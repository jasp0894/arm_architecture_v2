==> flow/design.v <==
module BinaryDecoder_pepo (BDE, BDA, RFLD);
	output reg [15:0] BDE; 	 
	input wire [3:0] BDA;	 
	input wire RFLD;
	always @ (BDA or RFLD)
		if(RFLD)		 
			case(BDA)
				4'b0000: BDE = 16'b0000000000000001;		 
				4'b0001: BDE = 16'b0000000000000010;		 
				4'b0010: BDE = 16'b0000000000000100;		 
				4'b0011: BDE = 16'b0000000000001000;		 
				4'b0100: BDE = 16'b0000000000010000;		 
				4'b0101: BDE = 16'b0000000000100000;		 
				4'b0110: BDE = 16'b0000000001000000;		 
				4'b0111: BDE = 16'b0000000010000000;		 
				4'b1000: BDE = 16'b0000000100000000;		 
				4'b1001: BDE = 16'b0000001000000000;		 
				4'b1010: BDE = 16'b0000010000000000;		 
				4'b1011: BDE = 16'b0000100000000000;		 
				4'b1100: BDE = 16'b0001000000000000;		 
				4'b1101: BDE = 16'b0010000000000000;		 
				4'b1110: BDE = 16'b0100000000000000;		 
				4'b1111: BDE = 16'b1000000000000000;		 
			endcase  
		else
			BDE = 16'd0;		 
endmodule  
module RegisterFile_pepo (PA, PB, PC, CLK, RFLD, A, B, C, RESET);
	output wire [31:0] PA;		 
	output wire [31:0] PB;		 
	input wire [31:0] PC;		 
	input wire CLK;
	input wire RFLD;			 
	input wire [3:0] A, B; 		 
	input wire [3:0] C;			 
	input wire RESET;
	wire [15:0] BDE;			 
	wire [31:0] QS0,QS1,QS2,QS3,QS4,QS5,QS6,QS7,QS8,QS9,QS10,QS11,QS12,QS13,QS14,QS15;
	BinaryDecoder_pepo BinaryDecoder_pepo (BDE,C,RFLD);
	Register_32bits_pepo R0(QS0,PC,BDE[0],CLK,RESET); 
	Register_32bits_pepo R1(QS1,PC,BDE[1],CLK,RESET);
	Register_32bits_pepo R2(QS2,PC,BDE[2],CLK,RESET); 
	Register_32bits_pepo R3(QS3,PC,BDE[3],CLK,RESET); 
	Register_32bits_pepo R4(QS4,PC,BDE[4],CLK,RESET); 
	Register_32bits_pepo R5(QS5,PC,BDE[5],CLK,RESET); 
	Register_32bits_pepo R6(QS6,PC,BDE[6],CLK,RESET); 
	Register_32bits_pepo R7(QS7,PC,BDE[7],CLK,RESET); 
	Register_32bits_pepo R8(QS8,PC,BDE[8],CLK,RESET); 
	Register_32bits_pepo R9(QS9,PC,BDE[9],CLK,RESET); 
	Register_32bits_pepo R10(QS10,PC,BDE[10],CLK,RESET); 
	Register_32bits_pepo R11(QS11,PC,BDE[11],CLK,RESET); 
	Register_32bits_pepo R12(QS12,PC,BDE[12],CLK,RESET); 
	Register_32bits_pepo R13(QS13,PC,BDE[13],CLK,RESET); 
	Register_32bits_pepo R14(QS14,PC,BDE[14],CLK,RESET); 
	Register_32bits_pepo R15(QS15,PC,BDE[15],CLK,RESET); 
	mux_16x1_32bit muxA(PA,A,QS0,QS1,QS2,QS3,QS4,QS5,QS6,QS7,QS8,QS9,QS10,QS11,QS12,QS13,QS14,QS15);
	mux_16x1_32bit muxB(PB,B,QS0,QS1,QS2,QS3,QS4,QS5,QS6,QS7,QS8,QS9,QS10,QS11,QS12,QS13,QS14,QS15);
endmodule  
module Register_32bits_pepo (Q, D, ENABLE, CLK, RESET);
	output reg [31:0] Q;	 
	input wire [31:0] D;	 
	input wire ENABLE;		 
	input wire CLK;
	input wire RESET;		 
	always @ (posedge CLK)
		if(RESET)
			Q <= 32'd0;
		else
			if(ENABLE)
				Q <= D;
			else
				Q <= Q;	
endmodule  
module mux_16x1_32bit (Y, S, A, B, C, D, E, F, G, H, I, J, K, L, M, N, O, P);
	input wire [31:0] A,B,C,D,E,F,G,H,I,J,K,L,M,N,O,P;
	input wire [3:0] S;
	output reg [31:0] Y;
	always @ (S,A,B,C,D,E,F,G,H,I,J,K,L,M,N,O,P)
	case(S)
		4'b0000: Y=A;		 
		4'b0001: Y=B;		 
		4'b0010: Y=C;		 
		4'b0011: Y=D;		 
		4'b0100: Y=E;		 
		4'b0101: Y=F;		 
		4'b0110: Y=G;		 
		4'b0111: Y=H;		 
		4'b1000: Y=I;		 
		4'b1001: Y=J;		 
		4'b1010: Y=K;		 
		4'b1011: Y=L;		 
		4'b1100: Y=M;		 
		4'b1101: Y=N;		 
		4'b1110: Y=O;		 
		4'b1111: Y=P;		 
	endcase  
endmodule  
# Step by step through the tools: RegisterFile_pepo
# The steps from the RTL of RegisterFile_pepo to its reports follow in flow order.
# Line numbers count from 1 in the design file above.
# Library cell names are shortened.
# Not given: --
# setup
top_module	RegisterFile_pepo
clk_port	CLK
lib	sky130hd
pvt_corner	tt_025C_1v80

# Word-level counts
# Source: Yosys, flattened and elaborated, memories not mapped. Widths are those after wreduce; folded enables and synchronous resets count as part of the registers. Registers that Yosys merges into a memory's read port (data or address) are not register bits. Print and check cells do not count. Equal cells are merged and count once.
# Memory sizes are those after Yosys's memory passes, which may raise the word count (mostly to a power of two), join words into wider ones and drop unused or constant bits.
# classes
n_reduce_logical	2
n_mux	3
equal	30
# ops
cell	count
parallel mux 32 bit (select 16 bit)	2
== test 4 bit with constant B	16
== test 4 x 3 -> 1 bit with constant B	8
== test 4 x 2 -> 1 bit with constant B	4
two-way mux 16 bit	1
== test 4 x 1 -> 1 bit with constant B	2
zero test 4 bit	2
# bits
register_bits	512
out_inout_bits	64
memories	1
mem_bits_ro	256
wordCells	52
# mem_list
memory	words	width	read_ports	wr	line_no	text
(name not given)	16	16	1	0	7	case(BDA)

# Depth
# Longest topological path by Yosys (ltp), each cell counted once; first at word level (registers and memories cut), then after technology mapping (sequential cells cut; the memories' decode and read muxes count).
# depth
word_depth	2
abc_area	0
mapped_depth	9

# Mapped cells and area
# Yosys stat after the flow's synthesis: flattened, memories mapped to cells. It holds for the ABC_AREA given above (unset counts as 0); a run with the other value may have another netlist.
# by_type
type	count	area_total_um2
dfxtp_1	512	1.02E+04
nand2_1	1136	4264.09
a21oi_1	600	3002.88
a22oi_1	206	1.55E+03
mux2i_1	114	1.14E+03
clkbuf_1	289	1084.79
o22ai_1	84	525.504
nor2_1	119	446.678
o21ai_0	58	290.278
buf_2	57	285.274
a32o_1	28	280.269
o32a_1	25	250.24
nand3_1	45	225.216
a31oi_1	32	200.192
a211oi_1	26	195.187
nor3_1	35	175.168
o21ai_1	34	170.163
or3_1	24	150.144
# Other cell types: 40; their cells: 212.
# synth_totals
synth_area_um2	26027.5
mapped_cells	3636
ffs	512
seq_area_um2	10249.8
# The figures by module come from a second, unflattened synthesis with its own total; it is not the netlist above.
# hier_totals
cells_unflattened	2885
hier_area_um2	26928.3
# Each row is one instance without its submodules.
# by_module
module	n_inst	mod_area_um2	mod_seq_area_um2	n_cells
Register_32bits_pepo	16	1163.6	640.6	103
mux_16x1_32bit	2	4095.2	0.0	607
BinaryDecoder_pepo	1	120.1	0.0	23
RegisterFile_pepo	1	0.0	0.0	0

# Timing after synthesis
# Path of least setup slack by OpenSTA after synthesis, without wires, with an ideal clock, recovery checks aside; 20% of the period is set as input and as output delay. Where synthesis merged equal registers, the netlist keeps one of their names.
# synth_path
path_kind	input-to-output
startpoint	input B[1]
endpoint	output PB[0]
t_arrival_ps	2489
n_path_buf	2
t_required_ps	3800
out_delay_ps	950
stages	6
path_slack_ps	1311
launch_ps	950
period_ps	4750
path_delay_ps	1539
period_less_setup_slack_ps	3439
# "path_delay_ps" = arrival - input delay + setup time.
# A path that ends at an output port has no setup time.
# "stages": output pins that drive a net of the path, with the launching flip-flop's if there is one; two outputs of one cell count as two.
# "period_less_setup_slack_ps" is the clock period less the worst setup slack; recovery checks do not enter. This is arithmetic on one report: input and output delays are still those of the set period (20% each).
# The rows between start and end are the longest chain of elaborated cells between them; the timing report does not say that the signal goes this way. Where chains are equally long, one stands for them.
# A line is the first line of the expression or statement that the cell stems from. Yosys adds cells for indexed reads and writes and turns some case tables into memories.
# synth_between
cell_sequence	buf_6 buf_1 mux2i_1 o22ai_1 or3_1 o32a_1
elab_chain_len	2
# synth_lines
element	line_no	text
from (decl)	34	input wire [3:0] A, B;
== test 4 bit	79	case(S)
parallel mux 32 bit (select 16 bit)	79
to (decl)	30	output wire [31:0] PB;

# Path in the finished layout
# From the final timing report of run 1: the path of least setup slack in the routed layout; clock arrival at registers is part of the times.
# The path's times are printed in steps of 10 ps; the period is the one set.
# layout_path
path_kind	input-to-output
startpoint	input B[1]
endpoint	output PB[17]
stages	10
n_path_buf	5
launch_ps	520
t_arrival_ps	2450
t_required_ps	2100
period_ps	2620
path_slack_ps	-360
out_delay_ps	520
# The rows between start and end are the longest chain of elaborated cells between them; the timing report does not say that the signal goes this way. Where chains are equally long, one stands for them.
# layout_between
cell_sequence	buf_8 buf_8 nor2b_4 buf_12 buf_12 a22oi_2 o22ai_2 or3_1 o32a_1 buf_2
elab_chain_len	2
# layout_lines
element	line_no	text
from (decl)	34	input wire [3:0] A, B;
== test 4 bit	79	case(S)
parallel mux 32 bit (select 16 bit)	79
to (decl)	30	output wire [31:0] PB;

# Measured data: module RegisterFile_pepo, platform sky130hd, 2 stored runs of the flow under differing settings, order arbitrary. Input and output delays are each 20% of the period that was set; the output load is 0.01 pF.
# "achieved_period_ps" = clock period - worst setup slack. The figure is calculated, with input and output delays left at 20% of the set period.
# By "critical_path_time_ps" is meant the share of the clock period that the worst setup path is allowed (20% is reserved at inputs, 20% at outputs), minus its slack. Clock arrival times at its registers enter into it.
# "power_total_mw" is the tool's figure for a default switching activity; nothing was simulated.
# "critical_path_time_ps" is given in steps of 10 ps.
# Among the settings, - means not set for that run.
# Results: - = not shown.
item,run 1,run 2
period_ns,2.62,3.93
CORE_UTILIZATION,40,72
SETUP_SLACK_MARGIN,-0.04,0.5
PLACE_DENSITY_LB_ADDON,0.07,-
GPL_TIMING_DRIVEN,0,-
CTS_CLUSTER_DIAMETER,387,-
CAP_MARGIN,20,20
CORE_MARGIN,2,4
SLEW_MARGIN,20,20
CELL_PAD_IN_SITES_GLOBAL_PLACEMENT,-,1
CELL_PAD_IN_SITES_DETAIL_PLACEMENT,-,0
TNS_END_PERCENT,-,100
MIN_ROUTING_LAYER,-,met2
achieved_period_ps,2978,-
power_total_mw,20.056,-
dieArea_um2,67125.0,-
worstSetupSlack_ps,-358,-
synth_chip_area_um2,26027.5,-
tns_ps,-12110,-
critical_path_time_ps,1930,-
worstPathKind,input-to-output,-
layout_stdcell_area_um2,35122.4,-
post_route_util_pct,54.6,-
final_hold_ws_ps,231,-
# Run 2: unfinished; error GPL-0301 in placement
